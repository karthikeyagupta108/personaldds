==> flow/design.v <==
`timescale 1ns / 1ps
module washing_machine(
    input  wire clk,
    input  wire rst_n,
    input  wire start,
    input  wire cancel,
    input  wire lid,
    input  wire mode1, mode2, mode3,
    input  wire timer_done,
    output reg  [2:0] state,
    output reg  [1:0] phase_sel,
    output reg  soak_en,
    output reg  wash_en,
    output reg  rinse_en,
    output reg  spin_en,
    output reg  timer_enable
);
    localparam IDLE  = 3'd0,
               READY = 3'd1,
               SOAK  = 3'd2,
               WASH  = 3'd3,
               RINSE = 3'd4,
               SPIN  = 3'd5;
    reg [2:0] next_state;
    reg start_latched;
    reg [2:0] mode_latched;
    always @(posedge clk or negedge rst_n) begin
        if (!rst_n) begin
            start_latched <= 0;
            mode_latched <= 3'b000;
        end else if (start && state == IDLE) begin
            start_latched <= 1;
            mode_latched <= {mode1, mode2, mode3};
        end else if (state != IDLE && next_state == IDLE) begin
            start_latched <= 0;
        end
    end
    always @(posedge clk or negedge rst_n) begin
        if (!rst_n)
            state <= IDLE;
        else
            state <= next_state;
    end
    always @(*) begin
        next_state    = state;
        phase_sel     = 2'b00;
        timer_enable  = 0;
        case (state)
            IDLE: begin
                phase_sel = 2'b00;
                if (lid==0 && start_latched && cancel==0)
                    next_state = READY;
            end
            READY: begin
                if (lid==0 && cancel==0 && (mode_latched != 3'b000))
                    next_state = SOAK;
                else if (cancel)
                    next_state = IDLE;
            end
            SOAK: begin
                phase_sel = 2'b00;
                timer_enable = 1;
                if (lid==0 && cancel==0 && timer_done)
                    next_state = WASH;
                else if (cancel)
                    next_state = IDLE;
            end
            WASH: begin
                phase_sel = 2'b01;
                timer_enable = 1;
                if (lid==0 && cancel==0 && timer_done)
                    next_state = RINSE;
                else if (cancel)
                    next_state = IDLE;
            end
            RINSE: begin
                phase_sel = 2'b10;
                timer_enable = 1;
                if (lid==0 && cancel==0 && timer_done)
                    next_state = SPIN;
                else if (cancel)
                    next_state = IDLE;
            end
            SPIN: begin
                phase_sel = 2'b11;
                timer_enable = 1;
                if (lid==0 && cancel==0 && timer_done)
                    next_state = IDLE;
                else if (cancel)
                    next_state = IDLE;
            end
            default: next_state = IDLE;
        endcase
    end
    always @(posedge clk or negedge rst_n) begin
        if (!rst_n) begin
            soak_en <= 0; wash_en <= 0; rinse_en <= 0; spin_en <= 0;
        end else begin
            soak_en <= (state == SOAK);
            wash_en <= (state == WASH);
            rinse_en <= (state == RINSE);
            spin_en <= (state == SPIN);
        end
    end
endmodule
* Step by step through the tools: washing_machine
What the tools print for washing_machine, step after step.
Line numbers count from 1 in the design file above.
The mark - stands for no value.
- Design top :: washing_machine
- Clock input :: clk
- Library :: sky130hd
- Library corner :: tt_025C_1v80

* Word-level counts
Source: Yosys, flattened and elaborated, memories not mapped. Widths are those after wreduce. Registers that Yosys merges into a memory's read port (data or address) are not register bits. Print and check cells do not count. Equal cells are merged and count once.
- Register bits after elaboration :: 11
- Input port bits :: 9
- Output and inout bits :: 10
- Cells after elaboration :: 39
- Eq/ne operators :: 5
- Muxes and demuxes :: 12
- Bitwise operators :: 2
- Reductions and logical operators :: 13
** Operators with widths (count)
- 3-bit 2-to-1 mux :: 7
- 3-bit parallel mux with 6-bit select :: 1
- 1-bit logical AND :: 7
- 3-bit by 2-bit equality test with 1-bit output (second input constant) :: 2
- 3-bit equality test (second input constant) :: 2
- 3-bit zero test :: 2
- 3-bit nonzero test :: 2
- 2-bit parallel mux with 3-bit select :: 1
- 4-bit OR reduction :: 1
- 3-bit by 1-bit equality test with 1-bit output (second input constant) :: 1
- 1-bit 2-to-1 mux :: 3
- 1-bit NOT :: 2
- 2-bit nonzero test :: 1

* Longest topological paths
Depth = most cells in a row (Yosys ltp): at word level without a register or memory, in the mapped netlist without a sequential cell, where the memories' decode and read muxes count.
- Depth after elaboration :: 9
- ABC_AREA :: 0
- Gate-level depth with buffers :: 4
- Gate-level depth less buffers :: 4

* Netlist
Yosys stat after the flow's synthesis: flattened, memories mapped to cells. It holds for the ABC_AREA given above (unset counts as 0); a run with the other value may have another netlist.
- Cell count :: 46
- Mapped area :: 0.0005268 mm2
- Area of sequential cells :: 0.0002753 mm2
- Mapped flip-flops :: 11
- Buffer cells :: 0
** Cells by type
- sky130_fd_sc_hd__dfrtp_1 :: count 11, area in all 275.264 um2
- sky130_fd_sc_hd__mux2_2 :: count 3, area in all 33.782 um2
- sky130_fd_sc_hd__nor2_1 :: count 6, area in all 22.522 um2
- sky130_fd_sc_hd__nor3b_1 :: count 3, area in all 22.522 um2
- sky130_fd_sc_hd__o311ai_2 :: count 1, area in all 16.266 um2
- sky130_fd_sc_hd__inv_1 :: count 4, area in all 15.014 um2
- sky130_fd_sc_hd__mux2_4 :: count 1, area in all 15.014 um2
- sky130_fd_sc_hd__and3b_4 :: count 1, area in all 12.512 um2
- sky130_fd_sc_hd__nand2b_1 :: count 2, area in all 12.512 um2
- sky130_fd_sc_hd__nor3_1 :: count 2, area in all 10.01 um2
- sky130_fd_sc_hd__o21ba_1 :: count 1, area in all 10.01 um2
- sky130_fd_sc_hd__and2_4 :: count 1, area in all 8.758 um2
- sky130_fd_sc_hd__nor4b_1 :: count 1, area in all 8.758 um2
- sky130_fd_sc_hd__o2111ai_1 :: count 1, area in all 8.758 um2
- sky130_fd_sc_hd__o31a_1 :: count 1, area in all 8.758 um2
- sky130_fd_sc_hd__xnor2_1 :: count 1, area in all 8.758 um2
- sky130_fd_sc_hd__and2_2 :: count 1, area in all 7.507 um2
- sky130_fd_sc_hd__and2b_1 :: count 1, area in all 7.507 um2
Not listed: further types 4, cells in them 4.

* Timing after synthesis
Path of least setup slack by OpenSTA after synthesis, without wires, with an ideal clock, recovery checks aside; 20% of the period is set as input and as output delay. Where synthesis merged equal registers, the netlist keeps one of their names.
- Path kind :: register to register
- Start :: register state[0]
- End :: register start_latched
- Period :: 1580 ps
- Setup time :: 124 ps
- Launch time at the first pin :: 0 ps
- Data arrival time :: 1408 ps
- Required time :: 1456 ps
- Path slack :: 48 ps
- Delay of the path :: 1532 ps
- Stages on the path :: 5
- Synthesis period reached :: 1532 ps
"delay of the path" is the arrival time less input delay plus setup time.
"stages on the path": output pins that drive a net of the path, with the launching flip-flop's if there is one; two outputs of one cell count as two.
"synthesis period reached" is the clock period less the worst setup slack; recovery checks do not enter. This is arithmetic on one report: input and output delays are still those of the set period (20% each).
At most two assigning lines are given for a register; there are more.
- Cells stage by stage :: sky130_fd_sc_hd__dfrtp_1 sky130_fd_sc_hd__and3b_4 sky130_fd_sc_hd__mux2_4 sky130_fd_sc_hd__or2_0 sky130_fd_sc_hd__o31a_1
- Elaborated cells between the ends (all ways) :: 21
- Classes of those cells :: 5 x eq/ne; 10 x mux; 6 x reduce/logical
** RTL lines, path after synthesis
- start, declared :: RTL line 10 : output reg  [2:0] state,
- start, assigned :: RTL line 40 : state <= IDLE;
- start, assigned :: RTL line 42 : state <= next_state;
- end, assigned :: RTL line 29 : start_latched <= 0;
- end, assigned :: RTL line 32 : start_latched <= 1;
- end, declared :: RTL line 25 : reg start_latched;
No chain of elaborated cells between the ends is given.
Nets of the timed path that keep an RTL name, with a line that drives or declares them; the list need not be complete.
** Named nets, after synthesis
- next_state[2] :: RTL line 48 : case (state)

* Path in the finished layout
From the final timing report of flow run A: the path of least setup slack in the routed layout; clock arrival at registers is part of the times.
The path's times are printed in steps of 10 ps; the period is the one set.
- Path kind :: input to register
- Start :: input timer_done
- End :: register start_latched
- Period :: 1550 ps
- Setup time :: 110 ps
- Launch time at the first pin :: 310 ps
- Data arrival time :: 1720 ps
- Required time :: 1700 ps
- Path slack :: -20 ps
- Stages on the path :: 5
The rows between start and end are the longest chain of elaborated cells between them; the timing report does not say that the signal goes this way. Where chains are equally long, one stands for them.
Each line given opens the expression or statement behind the cell; cells for indexed reads and writes are added by Yosys, which also makes memories of some case tables.
At most two assigning lines are given for a register; there are more.
- Cells stage by stage :: sky130_fd_sc_hd__clkdlybuf4s50_1 sky130_fd_sc_hd__and3b_4 sky130_fd_sc_hd__mux2_4 sky130_fd_sc_hd__or2_0 sky130_fd_sc_hd__o31a_1
- Length of the longest elaborated chain :: 7
- Elaborated cells between the ends (all ways) :: 11
- Classes of those cells :: 7 x mux; 4 x reduce/logical
** RTL lines, path post-layout
- start, declared :: RTL line 9 : input  wire timer_done,
- 1-bit logical AND :: RTL line 87 : if (lid==0 && cancel==0 && timer_done)
- 3-bit 2-to-1 mux :: RTL line 87
- 3-bit parallel mux with 6-bit select :: RTL line 48 : case (state)
- 3-bit zero test :: RTL line 34 : end else if (state != IDLE && next_state == IDLE) begin
- 1-bit logical AND :: RTL line 34
- 1-bit 2-to-1 mux :: RTL line 34
- 1-bit 2-to-1 mux :: RTL line 31 : end else if (start && state == IDLE) begin
- end, assigned :: RTL line 29 : start_latched <= 0;
- end, assigned :: RTL line 32 : start_latched <= 1;
- end, declared :: RTL line 25 : reg start_latched;
Nets of the timed path that keep an RTL name, with a line that drives or declares them; the list need not be complete.
** Named nets, post-layout (RTL line)
- next_state[2] :: 48

Lab notebook: washing_machine

Settings and measured results of 2 stored flow runs for module washing_machine (sky130hd), not sorted in any way. The constraints put input and output delay at 20% of the set period each and load the outputs with 0.01 pF.
"clock period reached" means the clock period less the worst setup slack. The figure is calculated, with input and output delays left at 20% of the set period.
"time on the worst setup path" = time allowed to the worst setup path (clock period - input delay - output delay, where it has them) - its slack; a late launch clock adds to it, a late capture clock takes from it.
"total power after layout" rests on the timing tool's default activity at the inputs, not on a simulated workload.
"time on the worst setup path" is given in steps of 10 ps.

** Flow run A
- Settings :: period_ns=1.55; CORE_UTILIZATION=30; CELL_PAD_IN_SITES_GLOBAL_PLACEMENT=3; TNS_END_PERCENT=35; GPL_TIMING_DRIVEN=1; GPL_ROUTABILITY_DRIVEN=0; CTS_CLUSTER_SIZE=10; CTS_CLUSTER_DIAMETER=51; SLEW_MARGIN=15; MIN_ROUTING_LAYER=met2; CAP_MARGIN=20; CORE_MARGIN=2
- Time on the worst setup path :: 1260 ps
- Class of the worst setup path :: input to register
- Utilization :: 0.506
- Worst slack on setup checks :: -23 ps
- Area of the standard cells in the finished layout :: 0.0008546 mm2
- Cell area after synthesis :: 0.0005268 mm2
- Total negative slack :: -23 ps
- Total power after layout :: 0.9135 mW
- Total die area :: 0.0021068 mm2
- Clock period reached :: 1573 ps

** Flow run B
- Settings :: period_ns=1.44; CORE_UTILIZATION=40; SETUP_SLACK_MARGIN=0.22; PLACE_DENSITY_LB_ADDON=0.27; HOLD_SLACK_MARGIN=0.16; CORE_ASPECT_RATIO=0.9; TNS_END_PERCENT=55; ABC_AREA=0; CTS_CLUSTER_DIAMETER=109; MIN_ROUTING_LAYER=met2; MAX_ROUTING_LAYER=met4; CAP_MARGIN=20; CORE_MARGIN=2; SLEW_MARGIN=20
- Time on the worst setup path :: 1560 ps
- Class of the worst setup path :: register to register
- Utilization :: 0.786
- Worst slack on setup checks :: -116 ps
- Area of the standard cells in the finished layout :: 0.0009672 mm2
- Cell area after synthesis :: 0.0005268 mm2
- Total negative slack :: -161 ps
- Total power after layout :: 1.167 mW
- Total die area :: 0.0016235 mm2
- Clock period reached :: 1556 ps
