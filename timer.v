==> flow/design.v <==
`timescale 1ns / 1ps
module multi_phase_timer(
    input  wire clk,
    input  wire rst_n,
    input  wire enable,
    input  wire [1:0] phase_sel,
    input  wire mode1, mode2, mode3,
    input  wire start,
    output reg  timer_done,
    output reg [31:0] counter_out
);
    reg [31:0] max_count;
    always @(*) begin
        case ({mode1, mode2, mode3})
            3'b100: begin  
                case (phase_sel)
                    2'b00: max_count = 32'd50;
                    2'b01: max_count = 32'd100;
                    2'b10: max_count = 32'd80;
                    2'b11: max_count = 32'd55;
                    default: max_count = 32'd0;
                endcase
            end
            3'b010: begin  
                case (phase_sel)
                    2'b00: max_count = 32'd100;
                    2'b01: max_count = 32'd200;
                    2'b10: max_count = 32'd150;
                    2'b11: max_count = 32'd120;
                    default: max_count = 32'd0;
                endcase
            end
            3'b001: begin  
                case (phase_sel)
                    2'b00: max_count = 32'd150;
                    2'b01: max_count = 32'd300;
                    2'b10: max_count = 32'd220;
                    2'b11: max_count = 32'd160;
                    default: max_count = 32'd0;
                endcase
            end
            default: max_count = 32'd0;
        endcase
    end
    always @(posedge clk or negedge rst_n) begin
        if (!rst_n) begin
            counter_out <= 0;
            timer_done  <= 0;
        end else if (!enable) begin
            counter_out <= 0;
            timer_done  <= 0;
        end else begin
            if (counter_out >= max_count) begin
                timer_done  <= 1;
                counter_out <= 0;
            end else begin
                counter_out <= counter_out + 1;
                timer_done  <= 0;
            end
        end
    end
endmodule
Reports on multi_phase_timer --
What the tools print for multi_phase_timer, step after step. Lines are those of the file above, counted from 1. Operators carry their Yosys type and port widths (W data, S select, Z words). Library cell names are shortened. A cell with n/a has no value.
Inputs: design top multi_phase_timer, clock input clk, library sky130hd, library corner tt_025C_1v80

Elaborated design --
Yosys after proc, flatten, opt, wreduce and memory -nomap, before mapping. Enables and synchronous resets that opt folds into registers are not counted as muxes. Memory bits, and registers merged into a memory's read port (data or address), are not among the register bits. Print and check cells are not counted. Equal cells are merged and count once.
Operators by class: $add $sub $neg 1, order comparisons 1, eq/ne operators 6, multiplexer cells 8, reduce/logical cells 1
Operators by type and width (count):
- $pmux W32 S4 | 3
- $pmux W32 S3 | 1
- $mux W32 | 2
- $add A32 B1 Y32 const B | 1
- $ge A32 B32 Y1 | 1
- $eq A2 B2 Y1 const B | 2
- $eq A3 B1 Y1 const B | 1
- $eq A3 B2 Y1 const B | 1
- $eq A3 B3 Y1 const B | 1
- $eq A2 B1 Y1 const B | 1
- $logic_not A2 Y1 | 1
- $mux W1 | 2
Storage and ports: register bits after elaboration 33, input port bits 9, output and inout port bits 33, word-level cells 19

Depth --
Yosys ltp: most cells in a row. Word level: on the elaborated netlist, between registers, memories and ports. Mapped: between sequential cells and ports; inverters and the memories' decode and read muxes count.
Depth: word-level depth 6, ABC_AREA 0, gate-level depth with buffers 11, mapped depth without buffers 11

Synthesis result --
Yosys stat after the flow's synthesis: flattened, memories mapped to cells. It holds for the ABC_AREA given above (unset counts as 0); a run with the other value may have another netlist. Totals and module areas in this step are rounded.
Synthesis totals: cell count 144, cell area after synthesis 1750 um2, sequential area 826 um2, mapped flip-flops 33, buffer cells 4
Cells by type:
- dfrtp_1 | count 33, area in all 825.792 um2
- ha_1 | count 16, area in all 200.192 um2
- nor4_2 | count 8, area in all 100.096 um2
- a2111oi_4 | count 2, area in all 55.053 um2
- nor2_1 | count 12, area in all 45.043 um2
- xnor2_1 | count 5, area in all 43.792 um2
- nand2b_1 | count 6, area in all 37.536 um2
- nor4b_2 | count 2, area in all 30.029 um2
- o32a_1 | count 3, area in all 30.029 um2
- a21oi_1 | count 5, area in all 25.024 um2
- nor3_1 | count 5, area in all 25.024 um2
- buf_6 | count 2, area in all 22.522 um2
- inv_1 | count 6, area in all 22.522 um2
- nor4_4 | count 1, area in all 21.27 um2
- nand3_1 | count 4, area in all 20.019 um2
- nor4_1 | count 3, area in all 18.768 um2
- a2bb2oi_1 | count 2, area in all 17.517 um2
- o22a_1 | count 2, area in all 17.517 um2
Not listed: further types 19, cells in them 27.

Path before layout --
OpenSTA on the mapped netlist: ideal clock, no wires. The path of least setup slack (recovery checks aside). Input and output delay are each 20% of the period. Register names are those of the netlist, which keeps one name where synthesis merged equal registers.
Timing path after synthesis: kind input -> register, from input port mode2, to register counter_out[1], period 4.3 ns, external input delay 0.860 ns, setup time 0.139 ns, time at the first pin 0.860 ns, arrival 2.742 ns, required time 4.161 ns, path slack 1.419 ns, path delay 2.021 ns, stages 9, path buffers 2, period reached after synthesis 2.881 ns
"path delay" = arrival - input delay + setup time. "stages": output pins that drive a net of the path, with the launching flip-flop's if there is one; two outputs of one cell count as two. "period reached after synthesis" = period - worst setup slack (recovery checks aside). The figure is calculated, with input and output delays left at 20% of the set period. The rows between start and end are the longest chain of elaborated cells between them; the timing report does not say that the signal goes this way. Where chains are equally long, one stands for them. Each line given opens the expression or statement behind the cell; cells for indexed reads and writes are added by Yosys, which also makes memories of some case tables. At most two assigning lines are given for a register; there are more.
Between the ends, after synthesis: cells stage by stage clkbuf_1 nand2b_1 or3b_2 ha_1 nor4b_2 nand2_2 a2111oi_4 buf_6 nor4b_2, cells in the longest elaborated chain 5, elaborated cells between the ends (all ways) 7, RTL lines with such cells 3, classes of those cells compare: 1; eq/ne: 3; mux: 3
Ends and longest elaborated chain, after synthesis:
- from (decl) | RTL line 7 | input  wire mode1, mode2, mode3,
- $eq A3 B1 Y1 | RTL line 14 | case ({mode1, mode2, mode3})
- $pmux W32 S3 | RTL line 14
- $ge A32 B32 Y1 | RTL line 53 | if (counter_out >= max_count) begin
- $mux W32 | RTL line 53
- $mux W32 | RTL line 49 | end else if (!enable) begin
- to (assign) | RTL line 50 | counter_out <= 0;
- to (assign) | RTL line 57 | counter_out <= counter_out + 1;
- to (decl) | RTL line 10 | output reg [31:0] counter_out

Timing after layout --
From the final timing report of record 1: the path of least setup slack in the routed layout; clock arrival at registers is part of the times.
Timing path post-layout: kind input -> register, from input port phase_sel[1], to register counter_out[7], period 4.02 ns, external input delay 0.80 ns, setup time 0.13 ns, time at the first pin 0.80 ns, arrival 3.59 ns, required time 4.22 ns, path slack 0.63 ns, stages 10, path buffers 2
The rows between start and end are the longest chain of elaborated cells between them; the timing report does not say that the signal goes this way. Where chains are equally long, one stands for them. At most two assigning lines are given for a register; there are more.
Between the ends, post-layout: cells stage by stage clkdlybuf4s50_1 inv_1 ha_1 or3b_2 ha_1 nor4b_2 nand2_2 a2111oi_4 buf_4 nor4_2, cells in the longest elaborated chain 6, elaborated cells between the ends (all ways) 11, classes of those cells compare: 1; eq/ne: 3; mux: 6; reduce/logical: 1
Ends and longest elaborated chain, post-layout:
- from (decl) | RTL line 6 | input  wire [1:0] phase_sel,
- $eq A2 B2 Y1 | RTL line 34 | case (phase_sel)
- $pmux W32 S4 | RTL line 34
- $pmux W32 S3 | RTL line 14 | case ({mode1, mode2, mode3})
- $ge A32 B32 Y1 | RTL line 53 | if (counter_out >= max_count) begin
- $mux W32 | RTL line 53
- $mux W32 | RTL line 49 | end else if (!enable) begin
- to (assign) | RTL line 50 | counter_out <= 0;
- to (assign) | RTL line 57 | counter_out <= counter_out + 1;
- to (decl) | RTL line 10 | output reg [31:0] counter_out

Below are 2 stored runs of the flow (Yosys, OpenROAD; platform sky130hd) on multi_phase_timer, each with its settings and what was measured, unordered. Constraints: input delay and output delay 20% of the set period each, output load 0.01 pF.
"clock period achieved" = clock period - worst setup slack. The figure is calculated, with input and output delays left at 20% of the set period.
"critical path time" is the time allowed to the run's worst setup path (the clock period less input and output delay, where it has them) less its slack. Clock arrival times count: a late capture clock shortens it, a late launch clock lengthens it.
"total power after layout": no workload was simulated; the value follows from the tool's default switching activity.
Results are given in rounded form.

[record 1] flow files
==> flow/run.sh <==
#!/bin/bash
# the make line also repeats the synthesis and layout settings of config.mk as NAME=value (left out here)
make -C /OpenROAD-flow-scripts/flow DESIGN_CONFIG=/design/flow/config.mk WORK_HOME=/design/flow/orfs CLKGATE_MAP_FILE= finish
==> flow/config.mk <==
export PLATFORM = sky130hd
export DESIGN_NAME = multi_phase_timer
export DESIGN_NICKNAME = multi_phase_timer
export VERILOG_FILES = /design/flow/design.v
export SDC_FILE = /design/flow/constraint.sdc
export NUM_CORES = 4
export LEC_CHECK = 0
export CAP_MARGIN = 20
export CORE_MARGIN = 2
export CORE_UTILIZATION = 48
export CTS_CLUSTER_DIAMETER = 31
export MIN_ROUTING_LAYER = met2
export PLACE_DENSITY_LB_ADDON = 0.13
export SLEW_MARGIN = 20
==> flow/constraint.sdc <==
create_clock -name core_clock -period 4.02 [get_ports {clk}]
set_input_delay 0.8040 -clock core_clock [delete_from_list [all_inputs] [get_ports {clk}]]
set_output_delay 0.8040 -clock core_clock [all_outputs]
set_load 0.01 [all_outputs]

[record 1] result: full die area 4150 um2; utilization in the final report 0.684; standard-cell area of the final layout 2340 um2; critical path time 2.58 ns; critical path kind input -> register; total negative slack on setup checks 0.000 ns; total power after layout 0.000628 W; clock period achieved 3.388 ns; cell area after synthesis 1750 um2; lowest setup slack 0.632 ns

[record 2] flow files
==> flow/run.sh <==
#!/bin/bash
# the make line also repeats the synthesis and layout settings of config.mk as NAME=value (left out here)
make -C /OpenROAD-flow-scripts/flow DESIGN_CONFIG=/design/flow/config.mk WORK_HOME=/design/flow/orfs CLKGATE_MAP_FILE= finish
==> flow/config.mk <==
export PLATFORM = sky130hd
export DESIGN_NAME = multi_phase_timer
export DESIGN_NICKNAME = multi_phase_timer
export VERILOG_FILES = /design/flow/design.v
export SDC_FILE = /design/flow/constraint.sdc
export NUM_CORES = 4
export LEC_CHECK = 0
export CAP_MARGIN = 20
export CORE_MARGIN = 2
export CORE_UTILIZATION = 40
export SLEW_MARGIN = 20
==> flow/constraint.sdc <==
create_clock -name core_clock -period 2.19 [get_ports {clk}]
set_input_delay 0.4380 -clock core_clock [delete_from_list [all_inputs] [get_ports {clk}]]
set_output_delay 0.4380 -clock core_clock [all_outputs]
set_load 0.01 [all_outputs]

[record 2] result: full die area 4920 um2; utilization in the final report 0.646; standard-cell area of the final layout 2770 um2; critical path time 1.82 ns; critical path kind input -> register; total negative slack on setup checks -0.148 ns; total power after layout 0.00135 W; clock period achieved 2.257 ns; cell area after synthesis 1750 um2; lowest setup slack -0.067 ns
