==> flow/design.v <==
`timescale 1ns/1ps
module washing_machine_behavioral(
    input  wire clk, rst_n, start, cancel, lid,
    input  wire mode1, mode2, mode3, mode4,
    input  wire timer_done, power_on,
    output reg  [2:0] state,
    output reg  [1:0] phase_sel,
    output reg  soak_en, wash_en, rinse_en, spin_en,
    output reg  timer_enable
);
    localparam IDLE=3'd0, READY=3'd1, SOAK=3'd2,
               WASH=3'd3, RINSE=3'd4, SPIN=3'd5;
    reg [2:0] next_state;
    reg start_latched;
    reg [3:0] mode_latched;
    always @(posedge clk or negedge rst_n)
        if(!rst_n) begin start_latched<=0; mode_latched<=0; end
        else if(start && state==IDLE) begin start_latched<=1; mode_latched<={mode1,mode2,mode3,mode4}; end
        else if(state!=IDLE && next_state==IDLE) start_latched<=0;
    always @(posedge clk or negedge rst_n)
        if(!rst_n) state<=IDLE;
        else if(power_on) state<=next_state;
        else state<=state;
    always @(*) begin
        next_state=state; phase_sel=2'b00; timer_enable=0;
        case(state)
            IDLE:  if(lid==0 && start_latched && !cancel) next_state=READY;
            READY: if(lid==0 && !cancel && mode_latched!=0)
                        next_state=(mode4)?SPIN:SOAK;
                   else if(cancel) next_state=IDLE;
            SOAK:  begin phase_sel=2'b00; timer_enable=1;
                   if(!cancel && timer_done) next_state=WASH;
                   else if(cancel) next_state=IDLE; end
            WASH:  begin phase_sel=2'b01; timer_enable=1;
                   if(!cancel && timer_done) next_state=RINSE;
                   else if(cancel) next_state=IDLE; end
            RINSE: begin phase_sel=2'b10; timer_enable=1;
                   if(!cancel && timer_done) next_state=SPIN;
                   else if(cancel) next_state=IDLE; end
            SPIN:  begin phase_sel=2'b11; timer_enable=1;
                   if(!cancel && timer_done) next_state=IDLE;
                   else if(cancel) next_state=IDLE; end
        endcase
    end
    always @(posedge clk or negedge rst_n)
        if(!rst_n) {soak_en,wash_en,rinse_en,spin_en}<=0;
        else begin
            soak_en <= (state==SOAK);
            wash_en <= (state==WASH);
            rinse_en<= (state==RINSE);
            spin_en <= (state==SPIN);
        end
endmodule
From RTL to reports: washing_machine_behavioral
The steps from the RTL of washing_machine_behavioral to its reports follow in flow order.
Lines are those of the file above, counted from 1.
Cell names lack the library's common part.
{"block": "setup", "design": "washing_machine_behavioral", "clk_port": "clk", "cell_library": "sky130hd", "lib_corner": "tt_025C_1v80"}

Elaborated design
Yosys after proc, flatten, opt, wreduce and memory -nomap, before mapping. Memory bits, and registers merged into a memory's read port (data or address), are not among the register bits. Print and check cells are not counted. Equal cells are merged and count once.
{"block": "op_classes", "n_eq": 5, "mux": 13, "n_logic": 1, "reduce_logical": 14}
{"block": "ops", "cell": "two-way mux 3 bit", "count": 8}
{"block": "ops", "cell": "parallel mux 3 bit (select 6 bit)", "count": 1}
{"block": "ops", "cell": "logical AND 1 bit", "count": 7}
{"block": "ops", "cell": "== test 3 x 2 -> 1 bit with constant B", "count": 2}
{"block": "ops", "cell": "== test 3 bit with constant B", "count": 2}
{"block": "ops", "cell": "logical NOT 3 bit", "count": 2}
{"block": "ops", "cell": "parallel mux 2 bit (select 3 bit)", "count": 1}
{"block": "ops", "cell": "nonzero test 4 bit", "count": 1}
{"block": "ops", "cell": "OR reduction 4 bit", "count": 1}
{"block": "ops", "cell": "== test 3 x 1 -> 1 bit with constant B", "count": 1}
{"block": "ops", "cell": "nonzero test 3 bit", "count": 1}
{"block": "ops", "cell": "two-way mux 1 bit", "count": 3}
{"block": "ops", "cell": "nonzero test 2 bit", "count": 1}
{"block": "ops", "cell": "NOT 1 bit", "count": 1}
{"block": "ops", "cell": "logical NOT 1 bit", "count": 1}
{"block": "word_totals", "reg_bits": 12, "output_inout_bits": 10}

Longest topological paths
Longest topological path by Yosys (ltp), each cell counted once; first at word level (registers and memories cut), then after technology mapping (sequential cells cut; the memories' decode and read muxes count).
{"block": "logic_depth", "word_depth": 9, "ABC_AREA": 1, "mapped_depth": 10, "depth_no_buf": 10}

Netlist
Yosys stat after the flow's synthesis: flattened, memories mapped to cells. It holds for the ABC_AREA given above (unset counts as 0); a run with the other value may have another netlist.
{"block": "synth_totals", "cells": 90, "area_um2": 674.4, "seqArea_um2": 300.3, "ff_cells": 12, "n_buf": 0}
{"block": "types", "cell": "dfrtp_1", "count": 12, "area_total_um2": 300.288}
{"block": "types", "cell": "nand2_1", "count": 36, "area_total_um2": 135.13}
{"block": "types", "cell": "nand3_1", "count": 8, "area_total_um2": 40.038}
{"block": "types", "cell": "ha_1", "count": 3, "area_total_um2": 37.536}
{"block": "types", "cell": "mux2_2", "count": 3, "area_total_um2": 33.782}
{"block": "types", "cell": "nor2_1", "count": 8, "area_total_um2": 30.029}
{"block": "types", "cell": "inv_1", "count": 7, "area_total_um2": 26.275}
{"block": "types", "cell": "o21ai_0", "count": 3, "area_total_um2": 15.014}
{"block": "types", "cell": "nor3_2", "count": 1, "area_total_um2": 10.01}
{"block": "types", "cell": "o21ai_1", "count": 2, "area_total_um2": 10.01}
{"block": "types", "cell": "inv_2", "count": 2, "area_total_um2": 7.507}
{"block": "types", "cell": "a31oi_1", "count": 1, "area_total_um2": 6.256}
{"block": "types", "cell": "nand4_1", "count": 1, "area_total_um2": 6.256}
{"block": "types", "cell": "nor2_2", "count": 1, "area_total_um2": 6.256}
{"block": "types", "cell": "a21oi_1", "count": 1, "area_total_um2": 5.005}
{"block": "types", "cell": "nor3_1", "count": 1, "area_total_um2": 5.005}

Worst setup path after synthesis
Path of least setup slack by OpenSTA after synthesis, without wires, with an ideal clock, recovery checks aside; 20% of the period is set as input and as output delay. Where synthesis merged equal registers, the netlist keeps one of their names.
{"block": "synth_path", "path_kind": "register -> output", "from": "reg state[2]", "to": "out phase_sel[0]", "clock_period_ps": 2680, "output_delay_ps": 536, "arrival_ps": 1038, "required_ps": 2144, "slack_ps": 1106, "delay_ps": 1038, "stages": 7, "synth_period_reached_ps": 1574}
"delay_ps" = arrival - input delay + setup time.
At an output port there is no setup time.
"stages" counts driving pins, that of a launching flip-flop among them; a cell with two outputs on the path counts twice.
"synth_period_reached_ps" = period - worst setup slack (recovery checks aside). The figure is calculated, with input and output delays left at 20% of the set period.
The rows between start and end are the longest chain of elaborated cells between them; the timing report does not say that the signal goes this way. Where chains are equally long, one stands for them.
A line is the first line of the expression or statement that the cell stems from. Yosys adds cells for indexed reads and writes and turns some case tables into memories.
At most two assigning lines are given for a register; there are more.
{"block": "synth_between", "cell_sequence": "dfrtp_1 > inv_2 > nor2_1 > inv_1 > nor2_1 > nand2_1 > nand2_1", "elab_chain_cells": 2, "cone_cells": 4, "classes_between": "eq/ne (3); mux (1)"}
{"block": "synth_lines", "item": "from (decl)", "line": 6, "text": "output reg  [2:0] state,"}
{"block": "synth_lines", "item": "from (assign)", "line": 22, "text": "else if(power_on) state<=next_state;"}
{"block": "synth_lines", "item": "from (assign)", "line": 23, "text": "else state<=state;"}
{"block": "synth_lines", "item": "== test 3 bit", "line": 26, "text": "case(state)"}
{"block": "synth_lines", "item": "parallel mux 2 bit (select 3 bit)", "line": 26}
{"block": "synth_lines", "item": "to (decl)", "line": 7, "text": "output reg  [1:0] phase_sel,"}

Path in the finished layout
From the final timing report of stored run 1: the path of least setup slack in the routed layout; clock arrival at registers is part of the times.
The report prints the path's times to 10 ps; the period is as set.
{"block": "layout_path", "path_kind": "register -> output", "from": "reg state[2]", "to": "out phase_sel[1]", "clock_period_ps": 2500, "output_delay_ps": 500, "arrival_ps": 1620, "required_ps": 2000, "slack_ps": 380, "stages": 5}
The rows between start and end are the longest chain of elaborated cells between them; the timing report does not say that the signal goes this way. Where chains are equally long, one stands for them.
At most two assigning lines are given for a register; there are more.
{"block": "layout_between", "cell_sequence": "dfrtp_2 > buf_4 > buf_4 > ha_1 > clkdlybuf4s50_1", "elab_chain_cells": 2, "cone_cells": 4, "classes_between": "eq/ne (3); mux (1)"}
{"block": "layout_lines", "item": "from (decl)", "line": 6, "text": "output reg  [2:0] state,"}
{"block": "layout_lines", "item": "from (assign)", "line": 22, "text": "else if(power_on) state<=next_state;"}
{"block": "layout_lines", "item": "from (assign)", "line": 23, "text": "else state<=state;"}
{"block": "layout_lines", "item": "== test 3 bit", "line": 26, "text": "case(state)"}
{"block": "layout_lines", "item": "parallel mux 2 bit (select 3 bit)", "line": 26}
{"block": "layout_lines", "item": "to (decl)", "line": 7, "text": "output reg  [1:0] phase_sel,"}

--- measured runs ---
washing_machine_behavioral through Yosys and OpenROAD on sky130hd: 2 stored runs, unordered, with their settings and measured results. The constraints put input and output delay at 20% of the set period each and load the outputs with 0.01 pF.
By "achieved_period_ps" is meant the clock period of the run minus its worst setup slack. This is arithmetic on one report: input and output delays are still those of the set period (20% each).
"worstPathTime_ps" = time allowed to the worst setup path (clock period - input delay - output delay, where it has them) - its slack; a late launch clock adds to it, a late capture clock takes from it.
"power.total_uw": no workload was simulated; the value follows from the tool's default switching activity.
"worstPathTime_ps" is given in steps of 10 ps.

{"run": "stored run 1", "settings": { "period_ns": 2.5, "CORE_UTILIZATION": 25, "SETUP_SLACK_MARGIN": 0.35, "PLACE_DENSITY_LB_ADDON": 0.25, "CORE_ASPECT_RATIO": 0.67, "CORE_MARGIN": 10, "TNS_END_PERCENT": 15, "ABC_AREA": 1, "GPL_TIMING_DRIVEN": 1, "CTS_CLUSTER_DIAMETER": 119, "CAP_MARGIN": 5, "MIN_ROUTING_LAYER": "met1", "MAX_ROUTING_LAYER": "met5", "SLEW_MARGIN": 20 }, "results": { "layout_utilization_pct": 39.6, "setupTns_ps": 0, "worstPathTime_ps": 1620, "path_kind": "register -> output", "final_cell_area_um2": 1017.2, "dieArea_um2": 5216.9, "ws_setup_ps": 385, "power.total_uw": 890.6, "achieved_period_ps": 2115, "yosys.chip_area_um2": 674.4 }}
{"run": "stored run 2", "settings": { "period_ns": 1.83, "SETUP_SLACK_MARGIN": 0.4, "CAP_MARGIN": 20, "CORE_MARGIN": 2, "CORE_UTILIZATION": 40, "SLEW_MARGIN": 20 }, "results": { "layout_utilization_pct": 66.7, "setupTns_ps": 0, "worstPathTime_ps": 1320, "path_kind": "register -> output", "final_cell_area_um2": 1126.1, "dieArea_um2": 2092.2, "ws_setup_ps": 141, "power.total_uw": 979.4, "achieved_period_ps": 1689, "yosys.chip_area_um2": 696.9 }}
--- end ---
